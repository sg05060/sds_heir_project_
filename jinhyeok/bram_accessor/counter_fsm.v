==> flow/design.v <==
module counter_fsm #(
    parameter CNT_BIT = 31   
    )
    (
    input clk,
    input reset_n,
    input start_i,
    input [CNT_BIT - 1  :0] cnt_val_i,   
    input [CNT_BIT - 1 : 0] cnt_i,       
    output idle_o,
    output run_o,
    output done_o,
    output valid_o
);
    localparam IDLE = 2'b00;
    localparam RUN  = 2'b01;
    localparam DONE = 2'b10;
    reg [CNT_BIT - 1 : 0] cnt_val;
    always @(posedge clk, negedge reset_n) begin
        if (!reset_n) begin
            cnt_val <= {(CNT_BIT){1'b0}};        
        end else if (start_i) begin
            cnt_val <= cnt_val_i;        
        end 
    end
    reg [1:0] c_state, n_state;
    always @(posedge clk, negedge reset_n) begin
        if (!reset_n) begin
            c_state <= IDLE;
        end else begin
            c_state <= n_state;
        end
    end
    always @(*) begin
        n_state = c_state;     
        case (c_state) 
            IDLE : begin
                if (start_i) begin
                    n_state = RUN;   
                end 
            end
            RUN : begin
                if (cnt_i == cnt_val - 1) begin
                    n_state = DONE;  
                end
            end
            DONE : begin
                n_state = IDLE;  
            end
        endcase
    end
    reg valid, valid_n;
    always @(posedge clk, negedge reset_n) begin
        if (!reset_n) begin
            valid <= 1'b0;
        end else if (n_state == RUN) begin
            valid <= 1'b1;
        end else begin
            valid <= valid_n;
        end
    end
    always @(*) begin
        valid_n = 1'b0;
    end
    assign idle_o   = (c_state == IDLE);
    assign run_o    = (c_state == RUN);
    assign done_o   = (c_state == DONE);
    assign valid_o  = valid;
endmodule
# Step by step through the tools: counter_fsm
# Tool output for the design above, in the order of the flow.
# Line numbers count from 1 in the design file above.
# Operators: Yosys type, input widths -> output width; for muxes data width and select width s.
# The mark - stands for no value.
dict set report setup {
  design {counter_fsm}
  clk_port {clk}
  lib {sky130hd}
  pvt_corner {tt_025C_1v80}
}

# After elaboration
# Counts by Yosys on the flattened word-level netlist (proc, flatten, opt, wreduce; memories kept). Register bits leave out memories and registers merged into their read ports (data or address); mux counts leave out enables and synchronous resets folded into registers. Print and check cells are left out. Cells with the same type and inputs are merged into one.
dict set report op_classes {
  reduce_and_logical 1
  n_addsub 1
  n_eq 4
  mux 4
}
# op n
set ops {}
lappend ops {{$sub 31x1->32 const B} 1}
lappend ops {{$eq 31x32->1} 1}
lappend ops {{$pmux 2 s3} 1}
lappend ops {{$eq 2x1->1 const B} 2}
lappend ops {{$mux 2} 2}
lappend ops {{$eq 2x2->1 const B} 1}
lappend ops {{$logic_not 2->1} 1}
lappend ops {{$mux 1} 1}
dict set report word_totals {
  in_bits 65
  wordCells 13
  reg_bits 34
  output_inout_bits 4
}

# Depth
# Yosys ltp: most cells in a row. Word level: on the elaborated netlist, between registers, memories and ports. Mapped: between sequential cells and ports; inverters and the memories' decode and read muxes count.
dict set report depth {
  word_depth 6
  abc_area 0
  ltp_mapped 9
  mapped_depth_nobuf 9
}

# Netlist
# Yosys stat after the flow's synthesis: flattened, memories mapped to cells. It holds for the ABC_AREA given above (unset counts as 0); a run with the other value may have another netlist.
dict set report mapped {
  flip_flops 35
  n_buf 6
  mapped_cells 260
  mapped_area_um2 2523.7
}
# cell_type n area_total_um2
set by_type {}
lappend by_type {sky130_fd_sc_hd__dfrtp_1 34 850.816}
lappend by_type {sky130_fd_sc_hd__mux2_2 27 304.042}
lappend by_type {sky130_fd_sc_hd__xnor2_1 19 166.41}
lappend by_type {sky130_fd_sc_hd__xor2_1 17 148.893}
lappend by_type {sky130_fd_sc_hd__nand2_1 18 67.565}
lappend by_type {sky130_fd_sc_hd__a21oi_1 13 65.062}
lappend by_type {sky130_fd_sc_hd__nor4_1 10 62.56}
lappend by_type {sky130_fd_sc_hd__mux2i_1 6 60.058}
lappend by_type {sky130_fd_sc_hd__nor2_1 16 60.058}
lappend by_type {sky130_fd_sc_hd__o21ai_0 10 50.048}
lappend by_type {sky130_fd_sc_hd__nor4_4 2 42.541}
lappend by_type {sky130_fd_sc_hd__nor3_1 8 40.038}
lappend by_type {sky130_fd_sc_hd__nand4_1 6 37.536}
lappend by_type {sky130_fd_sc_hd__nor4_2 3 37.536}
lappend by_type {sky130_fd_sc_hd__nor4b_1 4 35.034}
lappend by_type {sky130_fd_sc_hd__inv_1 9 33.782}
lappend by_type {sky130_fd_sc_hd__dfstp_2 1 26.275}
lappend by_type {sky130_fd_sc_hd__and3_1 4 25.024}
# Other cell types: 35; their cells: 53.

# Worst setup path after synthesis
# OpenSTA on the mapped netlist: ideal clock, no wires. The path of least setup slack (recovery checks aside). Input and output delay are each 20% of the period. Register names are those of the netlist, which keeps one name where synthesis merged equal registers.
dict set report synth_timing {
  path_type {reg2reg}
  startpoint {register cnt_val[0]}
  endpoint {register c_state}
  launch_ps 0
  setup_time_ps 137
  arrival_ps 2244
  tclk_ps 2350
  slack_ps -31
  t_required_ps 2213
  path_buffers 0
  delay_ps 2381
  driving_pins 10
  synth_period_reached_ps 2381
}
# "delay_ps" is the arrival time less input delay plus setup time.
# "driving_pins" counts driving pins, that of a launching flip-flop among them; a cell with two outputs on the path counts twice.
# "synth_period_reached_ps" is the clock period less the worst setup slack; recovery checks do not enter. This is arithmetic on one report: input and output delays are still those of the set period (20% each).
# Where an end lacks its bit number, it is one bit of the signal, or one of the new flip-flops if synthesis recoded a state register.
# The rows between start and end are the longest chain of elaborated cells between them; the timing report does not say that the signal goes this way. Where chains are equally long, one stands for them.
# A line is the first line of the expression or statement that the cell stems from. Yosys adds cells for indexed reads and writes and turns some case tables into memories.
dict set report synth_between {
  cell_sequence {sky130_fd_sc_hd__dfrtp_1 > sky130_fd_sc_hd__inv_1 > sky130_fd_sc_hd__ha_1 > sky130_fd_sc_hd__nor3b_4 > sky130_fd_sc_hd__nand2_2 > sky130_fd_sc_hd__nor4b_1 > sky130_fd_sc_hd__mux2i_1 > sky130_fd_sc_hd__nand4_1 > sky130_fd_sc_hd__nor4_2 > sky130_fd_sc_hd__a31oi_1}
  elab_chain_len 4
}
# element line
set synth_rtl {}
lappend synth_rtl {{start: declaration} 18} ;# reg [CNT_BIT - 1 : 0] cnt_val;
lappend synth_rtl {{start: assignment} 21} ;# cnt_val <= {(CNT_BIT){1'b0}};
lappend synth_rtl {{start: assignment} 23} ;# cnt_val <= cnt_val_i;
lappend synth_rtl {{$sub 31x1->32} 43} ;# if (cnt_i == cnt_val - 1) begin
lappend synth_rtl {{$eq 31x32->1} 43}
lappend synth_rtl {{$mux 2} 43}
lappend synth_rtl {{$pmux 2 s3} 36} ;# case (c_state)
lappend synth_rtl {{end: assignment} 29} ;# c_state <= IDLE;
lappend synth_rtl {{end: assignment} 31} ;# c_state <= n_state;
lappend synth_rtl {{end: declaration} 26} ;# reg [1:0] c_state, n_state;

# Timing after layout
# From the final timing report of flow run B: the path of least setup slack in the routed layout; clock arrival at registers is part of the times.
# The report prints the path's times to 10 ps; the period is as set.
dict set report layout_timing {
  path_type {reg2reg}
  startpoint {register cnt_val[0]}
  endpoint {register c_state}
  launch_ps 300
  driving_pins 11
  t_required_ps 1920
  path_buffers 1
  arrival_ps 2690
  slack_ps -760
  setup_time_ps 60
  tclk_ps 1690
}
# Where an end lacks its bit number, it is one bit of the signal, or one of the new flip-flops if synthesis recoded a state register.
dict set report layout_between {
  cell_sequence {sky130_fd_sc_hd__dfrtp_1 > sky130_fd_sc_hd__inv_1 > sky130_fd_sc_hd__ha_4 > sky130_fd_sc_hd__nor3b_4 > sky130_fd_sc_hd__nand2_2 > sky130_fd_sc_hd__buf_4 > sky130_fd_sc_hd__nor4_2 > sky130_fd_sc_hd__o21ai_0 > sky130_fd_sc_hd__a21boi_1 > sky130_fd_sc_hd__nor4_1 > sky130_fd_sc_hd__and3_1}
}
# element line
set layout_rtl {}
lappend layout_rtl {{start: declaration} 18} ;# reg [CNT_BIT - 1 : 0] cnt_val;
lappend layout_rtl {{start: assignment} 21} ;# cnt_val <= {(CNT_BIT){1'b0}};
lappend layout_rtl {{start: assignment} 23} ;# cnt_val <= cnt_val_i;
lappend layout_rtl {{end: assignment} 29} ;# c_state <= IDLE;
lappend layout_rtl {{end: assignment} 31} ;# c_state <= n_state;
lappend layout_rtl {{end: declaration} 26} ;# reg [1:0] c_state, n_state;
# Chain of elaborated cells between the ends: none given.

# Record of 2 stored runs of the RTL-to-layout flow on counter_fsm, platform sky130hd. The runs are unordered. Constraints: input delay and output delay 20% of the set period each, output load 0.01 pF.
# "period_reached_ps" = clock period - worst setup slack. The figure is calculated, with input and output delays left at 20% of the set period.
# "worst_path_time_ps" means the part of the period allowed to the worst setup path (the constraints hold back 20% at inputs and 20% at outputs) less its slack; where the path has registers, the arrival times of their clocks count too.
# "power.total_mw" is the tool's figure for a default switching activity; nothing was simulated.
# "worst_path_time_ps" is known to 10 ps.
run="flow run A" settings period_ns=2.53 CORE_UTILIZATION=71 SETUP_SLACK_MARGIN=0.03 PLACE_DENSITY_LB_ADDON=0.01 TNS_END_PERCENT=65 ABC_AREA=1 GPL_ROUTABILITY_DRIVEN=1 CTS_CLUSTER_DIAMETER=273 CAP_MARGIN=25 SLEW_MARGIN=10 MIN_ROUTING_LAYER="met1" MAX_ROUTING_LAYER="met5" CORE_MARGIN=2
run="flow run A" outcome="did not finish, placement stopped with FLW-0024"
run="flow run B" settings period_ns=1.69 CORE_UTILIZATION=53 SETUP_SLACK_MARGIN=0.0 PLACE_DENSITY_LB_ADDON=0.18 TNS_END_PERCENT=40 GPL_ROUTABILITY_DRIVEN=1 CTS_CLUSTER_DIAMETER=125 CAP_MARGIN=30 CORE_MARGIN=2 SLEW_MARGIN=20
run="flow run B" results final_util_pct=87.3 finish.stdcell_area_um2=4067.7 worst_path_time_ps=2450 timing.worst_path_kind="reg2reg" synth_chip_area_um2=2523.7 total_die_area_um2=5329.7 period_reached_ps=2455 ws_setup_ps=-765 power.total_mw=2.895 tns_ps=-2233
