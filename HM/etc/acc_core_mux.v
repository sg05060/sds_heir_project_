==> flow/design.v <==
module acc_core_mux
# (
    parameter IN_DATA_WIDTH = 8,
    parameter DWIDTH = IN_DATA_WIDTH * 4
)
(
    input clk, reset_n,
    input [IN_DATA_WIDTH - 1 : 0] number_i,
    input valid_i,
    input run_i,
    output valid_o,
    output [DWIDTH - 1 : 0] result_o
);
reg [DWIDTH - 1 : 0] result, result_n;
  always @(posedge clk, negedge reset_n) begin
    if (!reset_n) begin
      result <= {(DWIDTH){1'b0}};
    end else if (run_i) begin
      result <= {(DWIDTH){1'b0}};
    end else begin
      result <= result_n;
    end
  end
  always @(*) begin
    result_n = result;   
    if (valid_i) begin
      result_n = result + number_i;
    end
  end
  reg valid, valid_n;
  always @(posedge clk, negedge reset_n) begin
    if (!reset_n) begin
      valid <= 1'b0;
    end else if (run_i) begin
      valid <= 1'b0;
    end else begin
      valid <= valid_n;
    end
  end
  always @(*) begin
    valid_n = valid_i;
  end
  assign result_o = result;
  assign valid_o = valid;
endmodule
# Step by step through the tools: acc_core_mux
# What the tools print for acc_core_mux, step after step.
# Lines are those of the file above, counted from 1.
# Operators carry their Yosys type and port widths (W data, S select, Z words).
# A cell with - has no value.
dict set report setup {
  top {acc_core_mux}
  clock {clk}
  library {sky130hd}
  corner {tt_025C_1v80}
}

# Word-level counts
# Counts by Yosys on the flattened word-level netlist (proc, flatten, opt, wreduce; memories kept). Register bits leave out memories and registers merged into their read ports (data or address). Print and check cells are left out. Cells with the same type and inputs are merged into one.
dict set report op_classes {
  add_sub_neg 1
  mul 0
  div 0
  compare 0
  eq_ne 0
  n_shift 0
  n_mux 3
  n_logic 0
  n_reduce_logical 1
}
# cell count
set ops {}
lappend ops {{$mux W32} 2}
lappend ops {{$add A32 B8 Y32} 1}
lappend ops {{$reduce_bool A2 Y1} 1}
lappend ops {{$mux W1} 1}
dict set report word_totals {
  reg_bits 33
  latch_bits 0
  ram_bits 0
  rom_bits 0
  clocked_rd_ports_x_width 0
  n_memories 0
  input_bits 12
  word_cells 7
}

# Longest topological paths
# Longest topological path by Yosys (ltp), each cell counted once; first at word level (registers and memories cut), then after technology mapping (sequential cells cut; the memories' decode and read muxes count).
dict set report logic_depth {
  ltp_word 3
  abc_area 0
  mapped_depth 9
}

# Mapped cells and area
# The flow's flattened synthesis, as Yosys stat reports it; memories are mapped. The netlist is that of the ABC_AREA named above (0 if unset); the other value can give another one.
dict set report mapped {
  cells 209
  area_um2 1933.1
  seqArea_um2 825.8
  flip_flops 33
  buf_cells 8
}
# cell count area_total_um2
set by_type {}
lappend by_type {sky130_fd_sc_hd__dfrtp_1 33 825.792}
lappend by_type {sky130_fd_sc_hd__a21oi_1 24 120.115}
lappend by_type {sky130_fd_sc_hd__ha_1 8 100.096}
lappend by_type {sky130_fd_sc_hd__o31ai_1 11 82.579}
lappend by_type {sky130_fd_sc_hd__or4_1 11 82.579}
lappend by_type {sky130_fd_sc_hd__o21ai_0 13 65.062}
lappend by_type {sky130_fd_sc_hd__xnor2_1 7 61.309}
lappend by_type {sky130_fd_sc_hd__nor2_1 16 60.058}
lappend by_type {sky130_fd_sc_hd__nand3_1 11 55.053}
lappend by_type {sky130_fd_sc_hd__nand2_1 12 45.043}
lappend by_type {sky130_fd_sc_hd__a22o_1 5 43.792}
lappend by_type {sky130_fd_sc_hd__xor2_1 5 43.792}
lappend by_type {sky130_fd_sc_hd__o211ai_1 5 37.536}
lappend by_type {sky130_fd_sc_hd__or3_1 6 37.536}
lappend by_type {sky130_fd_sc_hd__inv_1 8 30.029}
lappend by_type {sky130_fd_sc_hd__fa_1 1 20.019}
lappend by_type {sky130_fd_sc_hd__mux2i_1 2 20.019}
lappend by_type {sky130_fd_sc_hd__nand2b_1 3 18.768}
# Not listed: further types 17, cells in them 28.

# Worst setup path after synthesis
# OpenSTA on the mapped netlist: ideal clock, no wires. The path of least setup slack (recovery checks aside). Input and output delay are each 20% of the period. Register names are those of the netlist, which keeps one name where synthesis merged equal registers.
dict set report synth_timing {
  kind {input to register}
  from {in number_i[0]}
  to {reg result[12]}
  clock_period_ns 2.72
  setup_time_ns 0.078
  t_arrival_ns 2.395
  path_slack_ns 0.247
  path_delay_ns 1.929
  path_stages 9
  path_buffers 1
  synth_period_reached_ns 2.473
}
# "path_delay_ns" = arrival - input delay + setup time.
# "path_stages" counts driving pins, that of a launching flip-flop among them; a cell with two outputs on the path counts twice.
# "synth_period_reached_ns" is the clock period less the worst setup slack; recovery checks do not enter. This is arithmetic on one report: input and output delays are still those of the set period (20% each).
# Between the ends stands the longest chain of elaborated cells between them, by number of cells; it is not shown to be the way that was timed. Of several equally long chains one is given.
# Each line given opens the expression or statement behind the cell; cells for indexed reads and writes are added by Yosys, which also makes memories of some case tables.
# At most two assigning lines are given for a register; there are more.
dict set report synth_via {
  cell_sequence {sky130_fd_sc_hd__ha_1 sky130_fd_sc_hd__inv_1 sky130_fd_sc_hd__fa_1 sky130_fd_sc_hd__nand2b_1 sky130_fd_sc_hd__a21oi_1 sky130_fd_sc_hd__o21ai_0 sky130_fd_sc_hd__clkbuf_1 sky130_fd_sc_hd__or3_2 sky130_fd_sc_hd__a21oi_1}
  elab_chain_len 3
  cone_cells 3
}
# element line_no
set synth_rtl {}
lappend synth_rtl {{start, declared} 8} ;# input [IN_DATA_WIDTH - 1 : 0] number_i,
lappend synth_rtl {{$add A32 B8 Y32} 27} ;# result_n = result + number_i;
lappend synth_rtl {{$mux W32} 26} ;# if (valid_i) begin
lappend synth_rtl {{$mux W32} 18} ;# end else if (run_i) begin
lappend synth_rtl {{end, assigned} 17} ;# result <= {(DWIDTH){1'b0}};
lappend synth_rtl {{end, assigned} 21} ;# result <= result_n;
lappend synth_rtl {{end, declared} 14} ;# reg [DWIDTH - 1 : 0] result, result_n;

# Path in the finished layout
# From the final timing report of flow run 1: the path of least setup slack in the routed layout; clock arrival at registers is part of the times.
dict set report layout_timing {
  kind {input to register}
  from {in number_i[0]}
  to {reg result[16]}
  clock_period_ns 2.19
  setup_time_ns 0.07
  t_arrival_ns 2.33
  path_slack_ns 0.07
  path_stages 10
  path_buffers 2
}
# Between the ends stands the longest chain of elaborated cells between them, by number of cells; it is not shown to be the way that was timed. Of several equally long chains one is given.
# At most two assigning lines are given for a register; there are more.
dict set report layout_via {
  cell_sequence {sky130_fd_sc_hd__clkdlybuf4s15_1 sky130_fd_sc_hd__ha_4 sky130_fd_sc_hd__inv_2 sky130_fd_sc_hd__fa_2 sky130_fd_sc_hd__nand2b_4 sky130_fd_sc_hd__a21oi_4 sky130_fd_sc_hd__o21ai_4 sky130_fd_sc_hd__buf_6 sky130_fd_sc_hd__or4_4 sky130_fd_sc_hd__a21oi_2}
  elab_chain_len 3
  cone_cells 3
}
# element line_no
set layout_rtl {}
lappend layout_rtl {{start, declared} 8} ;# input [IN_DATA_WIDTH - 1 : 0] number_i,
lappend layout_rtl {{$add A32 B8 Y32} 27} ;# result_n = result + number_i;
lappend layout_rtl {{$mux W32} 26} ;# if (valid_i) begin
lappend layout_rtl {{$mux W32} 18} ;# end else if (run_i) begin
lappend layout_rtl {{end, assigned} 17} ;# result <= {(DWIDTH){1'b0}};
lappend layout_rtl {{end, assigned} 21} ;# result <= result_n;
lappend layout_rtl {{end, declared} 14} ;# reg [DWIDTH - 1 : 0] result, result_n;

FLOW RESULTS
============

Record of 2 stored runs of the RTL-to-layout flow on acc_core_mux, platform sky130hd. The runs are unordered. Constraints: input delay and output delay 20% of the set period each, output load 0.01 pF.
By "achieved_period_ns" is meant the clock period of the run minus its worst setup slack. This is arithmetic on one report: input and output delays are still those of the set period (20% each).
"timing.worst_path_ns" = time allowed to the worst setup path (clock period - input delay - output delay, where it has them) - its slack; a late launch clock adds to it, a late capture clock takes from it.
By "total_power_w" is meant OpenSTA's value without simulated activity: inputs other than the clock are taken to toggle once in ten clock periods, and the tool carries that through the logic.

# flow run 1
==> flow/run.sh <==
#!/bin/bash
# the make line also repeats the synthesis and layout settings of config.mk as NAME=value (left out here)
make -C /OpenROAD-flow-scripts/flow DESIGN_CONFIG=/design/flow/config.mk WORK_HOME=/design/flow/orfs CLKGATE_MAP_FILE= finish
==> flow/config.mk <==
export PLATFORM = sky130hd
export DESIGN_NAME = acc_core_mux
export DESIGN_NICKNAME = acc_core_mux
export VERILOG_FILES = /design/flow/design.v
export SDC_FILE = /design/flow/constraint.sdc
export NUM_CORES = 4
export LEC_CHECK = 0
export CAP_MARGIN = 20
export CELL_PAD_IN_SITES_GLOBAL_PLACEMENT = 2
export CORE_MARGIN = 2
export CORE_UTILIZATION = 42
export GPL_TIMING_DRIVEN = 0
export MAX_ROUTING_LAYER = met4
export SETUP_SLACK_MARGIN = 0.62
export SLEW_MARGIN = 0
==> flow/constraint.sdc <==
create_clock -name core_clock -period 2.19 [get_ports {clk}]
set_input_delay 0.4380 -clock core_clock [delete_from_list [all_inputs] [get_ports {clk}]]
set_output_delay 0.4380 -clock core_clock [all_outputs]
set_load 0.01 [all_outputs]

==> flow run 1: results <==
timing.worst_path_ns=1.68
path_kind="input to register"
die_area_um2=5161.0
total_power_w=0.001677
stdcell_area_um2=3193.1
final_util_pct=72.8
achieved_period_ns=2.121
worstSetupSlack_ns=0.069
setupTns_ns=0.000
ys_area_um2=1933.1

# flow run 2
==> flow/run.sh <==
#!/bin/bash
# the make line also repeats the synthesis and layout settings of config.mk as NAME=value (left out here)
make -C /OpenROAD-flow-scripts/flow DESIGN_CONFIG=/design/flow/config.mk WORK_HOME=/design/flow/orfs CLKGATE_MAP_FILE= finish
==> flow/config.mk <==
export PLATFORM = sky130hd
export DESIGN_NAME = acc_core_mux
export DESIGN_NICKNAME = acc_core_mux
export VERILOG_FILES = /design/flow/design.v
export SDC_FILE = /design/flow/constraint.sdc
export NUM_CORES = 4
export LEC_CHECK = 0
export CAP_MARGIN = 20
export CORE_MARGIN = 2
export CORE_UTILIZATION = 25
export PLACE_DENSITY_LB_ADDON = 0.07
export SETUP_SLACK_MARGIN = 0.43
export SLEW_MARGIN = 20
==> flow/constraint.sdc <==
create_clock -name core_clock -period 2.62 [get_ports {clk}]
set_input_delay 0.5240 -clock core_clock [delete_from_list [all_inputs] [get_ports {clk}]]
set_output_delay 0.5240 -clock core_clock [all_outputs]
set_load 0.01 [all_outputs]

==> flow run 2: results <==
die_area_um2=8452.0
achieved_period_ns=2.142
total_power_w=0.001476
setupTns_ns=0.000
ys_area_um2=1933.1
worstSetupSlack_ns=0.478
stdcell_area_um2=3066.7
timing.worst_path_ns=2.14
path_kind="register to register"
final_util_pct=40.3
